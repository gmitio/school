==> flow/design.v <==
module shared_multiplier (
    input clk,
    input reset,
    input signed [17:0] x1, x2, x3, x4,
    input signed [17:0] b1, b2, b3, b4,
    output reg signed [35:0] y1, y2, y3, y4
);
reg [1:0] counter;
always @ (posedge clk)
    if (reset)
        counter <= 2'd3;
    else
        counter <= counter + 1'b1;
reg signed [17:0] x_int, b_int;
reg signed [35:0] y_int;
always @ *
    case (counter)
        2'd0: x_int <= x1;
        2'd1: x_int <= x2;
        2'd2: x_int <= x3;
        2'd3: x_int <= x4;
    endcase
always @ *
    case (counter)
        2'd0: b_int <= b1;
        2'd1: b_int <= b2;
        2'd2: b_int <= b3;
        2'd3: b_int <= b4;
    endcase
always @ *
    y_int <= x_int * b_int;
reg signed [35:0] y1t, y2t, y3t;
always @ (posedge clk)
    if (reset) begin
        y1t <= 1'b0; y2t <= 1'b0; y3t <= 1'b0; y4 <= 1'b0;
    end else
        case (counter)
            2'd0: y1t <= y_int;
            2'd1: y2t <= y_int;
            2'd2: y3t <= y_int;
            2'd3: y4 <= y_int;
        endcase
always @ (posedge clk)
    if (reset) begin
        y1 <= 1'b0; y2 <= 1'b0; y3 <= 1'b0;
    end else if (counter == 2'd3) begin
        y1 <= y1t; y2 <= y2t; y3 <= y3t;
    end
endmodule
module matched_filter_grm011 (
    input clk,
    input reset,
    input sam_clk_ena,  
    input sym_clk_ena,  
    input signed [17:0] x_in,  
    output reg signed [17:0] y  
);
integer i;
parameter N = 113;
parameter N_2 = 57;
wire signed [17:0] b[N_2-1:0];
reg signed [17:0] x[N-1:0];
assign b[0] = -18'sd92;
assign b[1] = -18'sd4;
assign b[2] = 18'sd95;
assign b[3] = 18'sd132;
assign b[4] = 18'sd77;
assign b[5] = -18'sd38;
assign b[6] = -18'sd131;
assign b[7] = -18'sd134;
assign b[8] = -18'sd41;
assign b[9] = 18'sd86;
assign b[10] = 18'sd153;
assign b[11] = 18'sd109;
assign b[12] = -18'sd18;
assign b[13] = -18'sd135;
assign b[14] = -18'sd151;
assign b[15] = -18'sd48;
assign b[16] = 18'sd100;
assign b[17] = 18'sd176;
assign b[18] = 18'sd110;
assign b[19] = -18'sd59;
assign b[20] = -18'sd203;
assign b[21] = -18'sd197;
assign b[22] = -18'sd18;
assign b[23] = 18'sd218;
assign b[24] = 18'sd325;
assign b[25] = 18'sd185;
assign b[26] = -18'sd144;
assign b[27] = -18'sd440;
assign b[28] = -18'sd459;
assign b[29] = -18'sd122;
assign b[30] = 18'sd395;
assign b[31] = 18'sd735;
assign b[32] = 18'sd600;
assign b[33] = -18'sd17;
assign b[34] = -18'sd766;
assign b[35] = -18'sd1123;
assign b[36] = -18'sd739;
assign b[37] = 18'sd269;
assign b[38] = 18'sd1309;
assign b[39] = 18'sd1639;
assign b[40] = 18'sd867;
assign b[41] = -18'sd701;
assign b[42] = -18'sd2129;
assign b[43] = -18'sd2372;
assign b[44] = -18'sd977;
assign b[45] = 18'sd1470;
assign b[46] = 18'sd3507;
assign b[47] = 18'sd3580;
assign b[48] = 18'sd1061;
assign b[49] = -18'sd3085;
assign b[50] = -18'sd6479;
assign b[51] = -18'sd6374;
assign b[52] = -18'sd1114;
assign b[53] = 18'sd8765;
assign b[54] = 18'sd20434;
assign b[55] = 18'sd29832;
assign b[56] = 18'sd33428;
always @ (posedge clk)
    if (reset)
        for (i = 0; i < N; i = i + 1)
            x[i] <= 18'b0;
    else if (sam_clk_ena) begin
        x[0] <= x_in;
        for (i = 1; i < N; i = i + 1)
            x[i] <= x[i-1];
    end
reg signed [17:0] mult_in[N_2-1:0];
always @ *
    for (i = 0; i < N_2; i = i + 1)
        if (i != N-i-1)
            mult_in[i] <= x[i] + x[N-i-1];
        else
            mult_in[i] <= x[i];
 reg signed [35:0] mult_out[N_2-1:0];
 always @ (posedge clk)
     for (i = 0; i < N_2; i = i + 1)
         if (reset)
             mult_out[i] <= 36'b0;
         else if (sam_clk_ena)
             mult_out[i] <= mult_in[i] * b[i];
reg signed [35:0] sum_level_0[28:0];
always @ (posedge clk) begin
    for (i = 0; i < 28; i = i + 1)
        if (reset)
            sum_level_0[i] <= 36'b0;
        else if (sam_clk_ena)
            sum_level_0[i] <= mult_out[i] + mult_out[i+28];
    if (reset)
        sum_level_0[28] <= 36'b0;
    else if (sam_clk_ena)
        sum_level_0[28] <= mult_out[56];
end
reg signed [35:0] sum_level_1[14:0];
always @ (posedge clk) begin
    for (i = 0; i < 14; i = i + 1)
        if (reset)
            sum_level_1[i] <= 36'b0;
        else if (sam_clk_ena)
            sum_level_1[i] <= sum_level_0[i] + sum_level_0[i+14];
    if (reset)
        sum_level_1[14] <= 36'b0;
    else if (sam_clk_ena)
        sum_level_1[14] <= sum_level_0[28];
end
reg signed [35:0] sum_level_2[7:0];
always @ (posedge clk) begin
    for (i = 0; i < 7; i = i + 1)
        if (reset)
            sum_level_2[i] <= 36'b0;
        else if (sam_clk_ena)
            sum_level_2[i] <= sum_level_1[i] + sum_level_1[i+7];
    if (reset)
        sum_level_2[7] <= 36'b0;
    else if (sam_clk_ena)
        sum_level_2[7] <= sum_level_1[14];
end
reg signed [35:0] sum_level_3[3:0];
always @ (posedge clk) begin
    for (i = 0; i < 4; i = i + 1)
        if (reset)
            sum_level_3[i] <= 36'b0;
        else if (sam_clk_ena)
            sum_level_3[i] <= sum_level_2[i] + sum_level_2[i+4];
end
reg signed [35:0] sum_level_4[1:0];
always @ (posedge clk) begin
    for (i = 0; i < 2; i = i + 1)
        if (reset)
            sum_level_4[i] <= 36'b0;
        else if (sam_clk_ena)
            sum_level_4[i] <= sum_level_3[i] + sum_level_3[i+2];
end
reg signed [35:0] sum_level_5[0:0];
always @ (posedge clk) begin
    for (i = 0; i < 1; i = i + 1)
        if (reset)
            sum_level_5[i] <= 36'b0;
        else if (sam_clk_ena)
            sum_level_5[i] <= sum_level_4[i] + sum_level_4[i+1];
end
always @ *
    y <= sum_level_5[0][34:17];
endmodule
Step by step through the tools: shared_multiplier
What the tools print for shared_multiplier, step after step. Lines are those of the file above, counted from 1. Operators: Yosys type, input widths -> output width; for muxes data width and select width s. Cell names lack the library's common part. Not given: --

Design top: shared_multiplier. Clock input: clk. Standard-cell library: sky130hd. Library corner: tt_025C_1v80.

Elaborated design
Source: Yosys, flattened and elaborated, memories not mapped. Widths are those after wreduce; folded enables and synchronous resets count as part of the registers. Registers that Yosys merges into a memory's read port (data or address) are not register bits. Print and check cells do not count. Equal cells are merged and count once.

For register bits after elaboration the number is 254. For input port bits the number is 146. Output and inout port bits: 144. The figure for elaborated cells is 16.

Under add/sub/neg operators stands 1. The figure for $mul is 1. Eq/ne operators: 3. The entry for multiplexer cells reads 2. The entry for reductions and logical operators reads 1.

Operators with widths (count): $mul 18x18->36 (1); $pmux 18 s4 (2); $eq 2x2->1 const B (2); $add 2x1->2 const B (1); $eq 2x1->1 const B (1); $logic_not 2->1 (1).

Depth
Yosys ltp: most cells in a row. Word level: on the elaborated netlist, between registers, memories and ports. Mapped: between sequential cells and ports; inverters and the memories' decode and read muxes count.

Word-level depth: 3. ABC_AREA: 0. The figure for depth in mapped cells is 33. Mapped depth without buffers: 29.

After synthesis
Source: synth_stat.txt of the flow (Yosys; design flattened, memories mapped). It holds for the ABC_AREA given above (unset counts as 0); a run with the other value may have another netlist.

Cell types: fa_1 (count 329, area in all 6.59E+03 um2); dfxtp_1 (count 254, area in all 5.08E+03 um2); mux2i_1 (count 243, area in all 2.43E+03 um2); inv_1 (count 414, area in all 1553.99 um2); nor2_1 (count 400, area in all 1501.44 um2); ha_1 (count 98, area in all 1.23E+03 um2); nand2_1 (count 250, area in all 938.4 um2); clkbuf_1 (count 87, area in all 326.563 um2); mux2_2 (count 29, area in all 326.563 um2); a22oi_1 (count 30, area in all 225.216 um2); xnor2_1 (count 23, area in all 201.443 um2); a21oi_1 (count 32, area in all 160.154 um2); nand2b_1 (count 21, area in all 131.376 um2); nand3_1 (count 23, area in all 115.11 um2); o22ai_1 (count 16, area in all 100.096 um2); nor3b_1 (count 12, area in all 90.086 um2); o21ai_0 (count 17, area in all 85.082 um2); xor2_1 (count 7, area in all 61.309 um2).

Not listed: further types 46, cells in them 160.

The figure for standard cells after synthesis is 2445. The figure for chip area (Yosys) is 22298.9 um2. Under sequential part of the area stands 5084.9 um2. The figure for mapped flip-flops is 254. The entry for buffer cells reads 115.

Timing after synthesis
OpenSTA on the mapped netlist: ideal clock, no wires. The path of least setup slack (recovery checks aside). Input and output delay are each 20% of the period. Register names are those of the netlist, which keeps one name where synthesis merged equal registers.

Kind: input to register. From: input x2[17]. To: register y4[35]. The entry for clock period reads 8.96 ns. The figure for input delay is 1.792 ns. For setup time the number is 0.139 ns. The figure for time at the first pin is 1.792 ns. Under arrival stands 8.101 ns. Data required time: 8.821 ns. For setup slack the number is 0.721 ns. The entry for path delay reads 6.448 ns. The entry for stages on the path reads 26. The entry for path buffers reads 2. Under synthesis period reached stands 8.239 ns.

"path delay" is the arrival time less input delay plus setup time. "stages on the path": output pins that drive a net of the path, with the launching flip-flop's if there is one; two outputs of one cell count as two. "synthesis period reached" is the clock period less the worst setup slack; recovery checks do not enter. This is arithmetic on one report: input and output delays are still those of the set period (20% each). The rows between start and end are the longest chain of elaborated cells between them; the timing report does not say that the signal goes this way. Where chains are equally long, one stands for them. Each line given opens the expression or statement behind the cell; cells for indexed reads and writes are added by Yosys, which also makes memories of some case tables.

Cell sequence: a22oi_1 -> nand2_1 -> mux2i_1 -> nor2_1 -> fa_1 -> fa_1 -> ha_1 -> inv_1 -> fa_1 -> inv_1 -> fa_1 -> inv_1 -> fa_1 -> inv_1 -> ha_1 -> clkbuf_1 -> o21ai_0 -> nand2b_1 -> buf_4 -> a31o_2 -> a21oi_1 -> o21ai_0 -> o21bai_1 -> and4_1 -> nor3_1 -> o22ai_1. Cells in the longest elaborated chain: 2. Elaborated cells between the ends (all ways): 2. The entry for source lines of those cells reads 2. Classes of those cells: mul (1); mux (1).

Ends and longest elaborated chain, post-synthesis: start, declared (line 4) `input signed [17:0] x1, x2, x3, x4,`; $pmux 18 s4 (line 17) `case (counter)`; $mul 18x18->36 (line 31) `y_int <= x_int * b_int;`; end, assigned (line 35) `y1t <= 1'b0; y2t <= 1'b0; y3t <= 1'b0; y4 <= 1'b0;`; end, assigned (line 41) `2'd3: y4 <= y_int;`; end, declared (line 6) `output reg signed [35:0] y1, y2, y3, y4`.

Timing after layout
From the final timing report of run B: the path of least setup slack in the routed layout; clock arrival at registers is part of the times.

Kind: input to register. From: input x4[9]. To: register y4[32]. The entry for clock period reads 9.91 ns. The figure for input delay is 1.98 ns. For setup time the number is 0.11 ns. The figure for time at the first pin is 1.98 ns. Under arrival stands 8.48 ns. Data required time: 10.33 ns. For setup slack the number is 1.85 ns. The entry for stages on the path reads 28. The entry for path buffers reads 5.

The rows between start and end are the longest chain of elaborated cells between them; the timing report does not say that the signal goes this way. Where chains are equally long, one stands for them.

Cell sequence: clkdlybuf4s50_1 -> nand2_1 -> nand2_2 -> mux2_4 -> buf_4 -> buf_4 -> nand2_1 -> fa_1 -> fa_1 -> fa_1 -> inv_1 -> fa_1 -> fa_1 -> inv_1 -> fa_1 -> inv_1 -> ha_4 -> a211o_1 -> o211ai_1 -> a21oi_2 -> a211o_4 -> a31oi_4 -> buf_12 -> a21oi_4 -> o21ai_4 -> buf_12 -> a2111oi_4 -> a311o_1. Cells in the longest elaborated chain: 2. Elaborated cells between the ends (all ways): 2. The entry for source lines of those cells reads 2. Classes of those cells: mul (1); mux (1).

Ends and longest elaborated chain, post-layout: start, declared (line 4) `input signed [17:0] x1, x2, x3, x4,`; $pmux 18 s4 (line 17) `case (counter)`; $mul 18x18->36 (line 31) `y_int <= x_int * b_int;`; end, assigned (line 35) `y1t <= 1'b0; y2t <= 1'b0; y3t <= 1'b0; y4 <= 1'b0;`; end, assigned (line 41) `2'd3: y4 <= y_int;`; end, declared (line 6) `output reg signed [35:0] y1, y2, y3, y4`.

Flow measurements of shared_multiplier on sky130hd: 2 stored runs with different settings, listed in no order. Input and output delays are each 20% of the period that was set; the output load is 0.01 pF. "reached clock period" means the clock period less the worst setup slack. The figure is calculated, with input and output delays left at 20% of the set period. By "allowed time less slack (worst setup path)" is meant the share of the clock period that the worst setup path is allowed (20% is reserved at inputs, 20% at outputs), minus its slack. Clock arrival times at its registers enter into it.

Run A has these settings: period_ns 17.1; CORE_UTILIZATION 63; PLACE_DENSITY_LB_ADDON 0.1; CELL_PAD_IN_SITES_DETAIL_PLACEMENT 2; CTS_CLUSTER_SIZE 40; CTS_CLUSTER_DIAMETER 36; SLEW_MARGIN 0; CAP_MARGIN 20; CORE_MARGIN 2. Outcome: not finished: placement ended with a tool error.

Run B has these settings: period_ns 9.91; SETUP_SLACK_MARGIN 2.01; CAP_MARGIN 20; CORE_MARGIN 2; CORE_UTILIZATION 40; SLEW_MARGIN 20. The measured utilization is 0.551. The area inside the die boundary stands at 57,652.8 um2. The allowed time less slack (worst setup path) comes to 6.08 ns. Critical path type: input to register. The reached clock period is 8.065 ns. For the std-cell area (final layout) the run shows 30,370.4 um2. The mapped cell area after synthesis comes to 22,298.9 um2. The smallest setup slack is 1.845 ns. The final worst hold slack stands at 0.483 ns. The measured total negative setup slack is 0.000 ns.
