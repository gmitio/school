==> flow/design.v <==
module lfsr_short (
    input clk,
    input reset,
    input sym_clk_ena,
    output reg [1:0] lfsr_out,
    output reg rollover
);
reg lfsr_feedback;
reg [14:0] lfsr_reg;
reg [12:0] rollover_count;
always @(posedge clk)
	if(reset)
		rollover_count <= 13'd0;
	else if(sym_clk_ena == 1'b1)
		rollover_count <= rollover_count + 13'd1;
	else if(rollover_count == 13'd2048)
		begin
		rollover <= 1'b1;
		rollover_count <= 13'd0;
		end
	else
		begin
			rollover <= 1'b0;
			rollover_count <= rollover_count;
		end
always @ *
    lfsr_feedback <= lfsr_reg[0] ^ lfsr_reg[14];
always @ (posedge clk)
    if (reset)
        lfsr_reg <= 15'H7FFF;
    else
        lfsr_reg <= {lfsr_feedback, lfsr_reg[14:1]};
reg [6:0] test_counter;
always @ (posedge sym_clk_ena)
    if (reset)
        test_counter <= 1'b0;
    else
        test_counter <= test_counter + 1'b1;
always @ (posedge clk)
    if (reset) begin
        lfsr_out <= 2'b11;
    end
    else if (sym_clk_ena)	 
        lfsr_out <= lfsr_reg[1:0];
endmodule
==> Reports on lfsr_short <==
Tool output for the design above, in the order of the flow.
Line numbers count from 1 in the design file above.
Library cell names are shortened.
{ "inputs": {"design": "lfsr_short", "clk_port": "clk", "lib": "sky130hd", "corner": "tt_025C_1v80"} }

==> After elaboration <==
Source: Yosys, flattened and elaborated, memories not mapped. Widths are those after wreduce. Registers that Yosys merges into a memory's read port (data or address) are not register bits. Print and check cells do not count. Equal cells are merged and count once.
{ "bits": {"ff_bits": 31, "elab_cells": 14, "in_bits": 3, "output_inout_bits": 3} }
{ "op_classes": {"n_reduce_logical": 2, "n_mux": 3, "eq_ne": 1, "n_logic": 3, "addsub": 1} }
{ "ops": {"columns": ["cell", "n"], "rows": [
  ["two-way mux 13 bit", 2],
  ["adder 13 x 1 -> 13 bit (second input constant)", 1],
  ["equality test 13 x 12 -> 1 bit (second input constant)", 1],
  ["inverter 1 bit", 2],
  ["AND reduction 2 bit", 1],
  ["nonzero test 2 bit", 1],
  ["bitwise XOR 1 bit", 1],
  ["two-way mux 1 bit", 1]
]} }

==> Depth <==
Depth = most cells in a row (Yosys ltp): at word level without a register or memory, in the mapped netlist without a sequential cell, where the memories' decode and read muxes count.
{ "depth": {"depth_word": 3, "abc_area": 0, "mapped_depth": 6, "ltp_nobuf": 6} }

==> Mapped cells and area <==
The flow's flattened synthesis, as Yosys stat reports it; memories are mapped. The netlist is that of the ABC_AREA named above (0 if unset); the other value can give another one.
{ "types": {"columns": ["cell_type", "n", "type_area_um2"], "rows": [
  ["dfxtp_1", 30, 600.576],
  ["or2_2", 14, 87.584],
  ["xor2_1", 5, 43.792],
  ["nor2_1", 11, 41.29],
  ["xnor2_1", 4, 35.034],
  ["edfxtp_1", 1, 30.029],
  ["ha_1", 2, 25.024],
  ["nand3_1", 5, 25.024],
  ["nand4_1", 4, 25.024],
  ["a21oi_1", 4, 20.019],
  ["clkbuf_1", 5, 18.768],
  ["inv_1", 5, 18.768],
  ["a211o_1", 2, 17.517],
  ["nor4b_1", 2, 17.517],
  ["nor3_1", 3, 15.014],
  ["nand2b_1", 2, 12.512],
  ["nand4_2", 1, 12.512],
  ["nor2b_1", 2, 12.512]
]} }
Not listed: further types 14, cells in them 17.
{ "mapped": {"cell_count": 119, "n_buf": 5, "yosys_area_um2": 1179.9, "seqArea_um2": 630.6, "ff_cells": 31} }

==> Worst setup path after synthesis <==
OpenSTA on the mapped netlist: ideal clock, no wires. The path of least setup slack (recovery checks aside). Input and output delay are each 20% of the period. Register names are those of the netlist, which keeps one name where synthesis merged equal registers.
{ "synth_timing": {"kind": "in2reg", "from": "input port sym_clk_ena", "to": "register rollover_count[7]", "arrival_ps": 1438, "required_time_ps": 2912, "stages": 5, "period_ps": 3040, "path_delay_ps": 958, "launch_ps": 608, "slack_ps": 1475, "input_delay_ps": 608, "n_path_buf": 2, "setup_ps": 128, "synth_period_reached_ps": 1565} }
"path_delay_ps" is the arrival time less input delay plus setup time.
"stages" counts driving pins, that of a launching flip-flop among them; a cell with two outputs on the path counts twice.
"synth_period_reached_ps" = period - worst setup slack (recovery checks aside). The figure is calculated, with input and output delays left at 20% of the set period.
Between the ends stands the longest chain of elaborated cells between them, by number of cells; it is not shown to be the way that was timed. Of several equally long chains one is given.
Each line given opens the expression or statement behind the cell; cells for indexed reads and writes are added by Yosys, which also makes memories of some case tables.
A register here has more assigning lines than the two given.
{ "synth_between": {"cell_sequence": "clkbuf_1 -> clkbuf_1 -> nand3_1 -> xor2_1 -> nor2_1", "elab_chain_cells": 1, "cells_between": 2, "lines_between": 1, "classes_between": "1 x mux; 1 x reduce/logical"} }
{ "synth_rtl": {"columns": ["item", "line", "source"], "rows": [
  ["start: declaration", 4, "input sym_clk_ena,"],
  ["two-way mux 13 bit", 14, "else if(sym_clk_ena == 1'b1)"],
  ["end: assignment", 15, "rollover_count <= rollover_count + 13'd1;"],
  ["end: assignment", 24, "rollover_count <= rollover_count;"],
  ["end: declaration", 10, "reg [12:0] rollover_count;"]
]} }

==> Timing after layout <==
From the final timing report of job 1: the path of least setup slack in the routed layout; clock arrival at registers is part of the times.
The report prints the path's times to 10 ps; the period is as set.
{ "layout_timing": {"kind": "reg2reg", "from": "register rollover_count[5]", "to": "register rollover_count[11]", "arrival_ps": 1730, "n_path_buf": 0, "launch_ps": 280, "slack_ps": 70, "period_ps": 1590, "required_time_ps": 1810, "stages": 5, "setup_ps": 60} }
Between the ends stands the longest chain of elaborated cells between them, by number of cells; it is not shown to be the way that was timed. Of several equally long chains one is given.
A register here has more assigning lines than the two given.
{ "layout_between": {"cell_sequence": "dfxtp_1 -> nand4_2 -> or4_4 -> or2_1 -> a21oi_2", "elab_chain_cells": 3, "cells_between": 5, "lines_between": 3, "classes_between": "1 x add/sub; 1 x eq/ne; 2 x mux; 1 x reduce/logical"} }
{ "layout_rtl": {"columns": ["item", "line", "source"], "rows": [
  ["start: declaration", 10, "reg [12:0] rollover_count;"],
  ["start: assignment", 15, "rollover_count <= rollover_count + 13'd1;"],
  ["start: assignment", 24, "rollover_count <= rollover_count;"],
  ["equality test 13 x 12 -> 1 bit", 16, "else if(rollover_count == 13'd2048)"],
  ["two-way mux 13 bit", 16, null],
  ["two-way mux 13 bit", 14, "else if(sym_clk_ena == 1'b1)"],
  ["end: assignment", 15, null],
  ["end: assignment", 24, null],
  ["end: declaration", 10, null]
]} }

Hand-over note for lfsr_short

lfsr_short through Yosys and OpenROAD on sky130hd: 2 stored runs, unordered, with their settings and measured results. The constraints put input and output delay at 20% of the set period each and load the outputs with 0.01 pF.
"clock period reached" = clock period - worst setup slack. The figure is calculated, with input and output delays left at 20% of the set period.
"critical setup path time" = time allowed to the worst setup path (clock period - input delay - output delay, where it has them) - its slack; a late launch clock adds to it, a late capture clock takes from it.
"total power after layout" is the tool's figure for a default switching activity; nothing was simulated.
"critical setup path time" is known to 10 ps.

==> job 1: settings <==
{ "period_ns": 1.59, "CORE_UTILIZATION": 16, "CAP_MARGIN": 20, "CORE_MARGIN": 2, "SLEW_MARGIN": 20 }
==> job 1: results <==
standard-cell area after layout: 1545.2 um^2
worst hold slack in the final report: 409 ps
clock period reached: 1516 ps
Yosys chip area after synthesis: 1179.9 um^2
critical setup path time: 1520 ps
class of the worst setup path: reg2reg
area inside the die boundary: 8077.5 um^2
total power after layout: 0.001718 W
utilization after routing: 0.214
worst setup slack after layout: 74 ps
total negative setup slack: 0 ps

==> job 2: settings <==
{ "period_ns": 1.97, "CORE_UTILIZATION": 49, "PLACE_DENSITY_LB_ADDON": 0.3, "GPL_ROUTABILITY_DRIVEN": 1, "CTS_CLUSTER_DIAMETER": 157, "CAP_MARGIN": 15, "SLEW_MARGIN": 15, "CORE_MARGIN": 2 }
==> job 2: results <==
standard-cell area after layout: 1370.1 um^2
worst hold slack in the final report: 419 ps
clock period reached: 1648 ps
Yosys chip area after synthesis: 1179.9 um^2
critical setup path time: 1650 ps
class of the worst setup path: reg2reg
area inside the die boundary: 2816.4 um^2
total power after layout: 0.001258 W
utilization after routing: 0.608
worst setup slack after layout: 322 ps
total negative setup slack: 0 ps

End of note.
