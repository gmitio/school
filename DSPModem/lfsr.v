==> flow/design.v <==
module lfsr (
    input clk,
    input reset,
    input sym_clk_ena,
    output reg [1:0] lfsr_out, lfsr_out_q,
    output wire rollover
);
reg lfsr_feedback;
reg [21:0] lfsr_reg;
assign rollover = lfsr_reg == 22'H3FFFFF;
always @ *
    lfsr_feedback <= lfsr_reg[1] ^ lfsr_reg[0];
always @ (posedge clk)
    if (reset)
        lfsr_reg <= 22'H3FFFFF;
    else
        lfsr_reg <= {lfsr_feedback, lfsr_reg[21:1]};
reg [6:0] test_counter;
always @ (posedge sym_clk_ena)
    if (reset)
        test_counter <= 1'b0;
    else
        test_counter <= test_counter + 1'b1;
always @ (posedge clk)
    if (reset) begin
        lfsr_out <= 2'b11;
		lfsr_out_q <= 2'b11;
    end
    else if (sym_clk_ena)	 
		begin
        lfsr_out <= lfsr_reg[1:0];
		lfsr_out_q <= lfsr_reg[3:2];
		end
endmodule
# Tool chain data of lfsr
# The steps from the RTL of lfsr to its reports follow in flow order.
# Line numbers count from 1 in the design file above.
# Operators carry their Yosys type and port widths (W data, S select, Z words).
# Cell names lack the library's common part.
# A cell with n/a has no value.
dict set report design {
  top_module {lfsr}
  clock {clk}
  lib {sky130hd}
  corner {tt_025C_1v80}
}

# After elaboration
# Yosys after proc, flatten, opt, wreduce and memory -nomap, before mapping. Enables and synchronous resets that opt folds into registers are not counted as muxes. Memory bits, and registers merged into a memory's read port (data or address), are not among the register bits. Print and check cells are not counted. Equal cells are merged and count once.
dict set report word_totals {
  reg_bits 26
  in_bits 3
  out_inout_bits 5
  word_cells 5
}
dict set report classes {
  n_eq 1
  bitwise 1
}
# operator n
set ops {}
lappend ops {{$eq A22 B22 Y1 const B} 1}
lappend ops {{$xor A1 B1 Y1} 1}

# Depth
# Yosys ltp: most cells in a row. Word level: on the elaborated netlist, between registers, memories and ports. Mapped: between sequential cells and ports; inverters and the memories' decode and read muxes count.
dict set report depth {
  ltp_word 1
  ABC_AREA 1
  mapped_depth 6
  depth_no_buf 6
}

# Mapped cells and area
# The flow's flattened synthesis, as Yosys stat reports it; memories are mapped. The netlist is that of the ABC_AREA named above (0 if unset); the other value can give another one.
# type n type_area_um2
set by_type {}
lappend by_type {dfxtp_1 26 520.499}
lappend by_type {or2_1 19 118.864}
lappend by_type {nand2_1 20 75.072}
lappend by_type {nand3_1 6 30.029}
lappend by_type {inv_1 7 26.275}
lappend by_type {buf_6 2 22.522}
lappend by_type {or2_2 3 18.768}
lappend by_type {ha_1 1 12.512}
lappend by_type {nor2_1 3 11.261}
lappend by_type {nor2_2 1 6.256}
lappend by_type {inv_2 1 3.754}
dict set report synth_totals {
  cells 89
  synth_area_um2 845.8
  seqArea_um2 520.5
  ff_cells 26
  buffers 2
}

# Timing after synthesis
# OpenSTA on the mapped netlist: ideal clock, no wires. The path of least setup slack (recovery checks aside). Input and output delay are each 20% of the period. Register names are those of the netlist, which keeps one name where synthesis merged equal registers.
dict set report synth_timing {
  path_kind {reg-to-output}
  start {register lfsr_reg[1]}
  end {output port rollover}
  period_ns 1.51
  out_delay_ns 0.302
  launch_ns 0.000
  t_arrival_ns 0.803
  required_ns 1.208
  path_slack_ns 0.405
  delay_ns 0.803
  path_stages 6
  n_path_buf 0
  period_less_setup_slack_ns 1.105
}
# "delay_ns" is the arrival time less input delay plus setup time.
# A path that ends at an output port has no setup time.
# "path_stages" counts driving pins, that of a launching flip-flop among them; a cell with two outputs on the path counts twice.
# "period_less_setup_slack_ns" is the clock period less the worst setup slack; recovery checks do not enter. This is arithmetic on one report: input and output delays are still those of the set period (20% each).
# The rows between start and end are the longest chain of elaborated cells between them; the timing report does not say that the signal goes this way. Where chains are equally long, one stands for them.
# A line is the first line of the expression or statement that the cell stems from. Yosys adds cells for indexed reads and writes and turns some case tables into memories.
dict set report synth_via {
  cell_sequence {dfxtp_1 -> ha_1 -> nand2_1 -> nor2_1 -> nand3_1 -> nor2_2}
  elab_chain_len 1
  cone_cells 1
  lines_between 1
  cone_classes {eq/ne (1)}
}
# item line_no
set synth_rtl {}
lappend synth_rtl {{start, declared} 9} ;# reg [21:0] lfsr_reg;
lappend synth_rtl {{start, assigned} 15} ;# lfsr_reg <= 22'H3FFFFF;
lappend synth_rtl {{start, assigned} 17} ;# lfsr_reg <= {lfsr_feedback, lfsr_reg[21:1]};
lappend synth_rtl {{$eq A22 B22 Y1} 10} ;# assign rollover = lfsr_reg == 22'H3FFFFF;
lappend synth_rtl {{end, declared} 6} ;# output wire rollover

# Below are 2 stored runs of the flow (Yosys, OpenROAD; platform sky130hd) on lfsr, each with its settings, unordered. Constraints: input delay and output delay 20% of the set period each, output load 0.01 pF.
run="entry A" settings period_ns=2.33 CORE_UTILIZATION=53 SETUP_SLACK_MARGIN=0.55 PLACE_DENSITY=0.73 CORE_ASPECT_RATIO=1.97 CORE_MARGIN=10 ABC_AREA=1 GPL_TIMING_DRIVEN=0 CTS_CLUSTER_SIZE=50 MIN_ROUTING_LAYER="met1" MAX_ROUTING_LAYER="met4" CAP_MARGIN=20 SLEW_MARGIN=20
run="entry A" outcome="unfinished; error PDN-0185 in floorplanning"
run="entry B" settings period_ns=3.03 CORE_UTILIZATION=64 CORE_ASPECT_RATIO=1.66 CORE_MARGIN=6 CELL_PAD_IN_SITES_GLOBAL_PLACEMENT=3 GPL_ROUTABILITY_DRIVEN=0 MIN_ROUTING_LAYER="met1" CAP_MARGIN=20 SLEW_MARGIN=20
run="entry B" outcome="unfinished; error PDN-0185 in floorplanning"
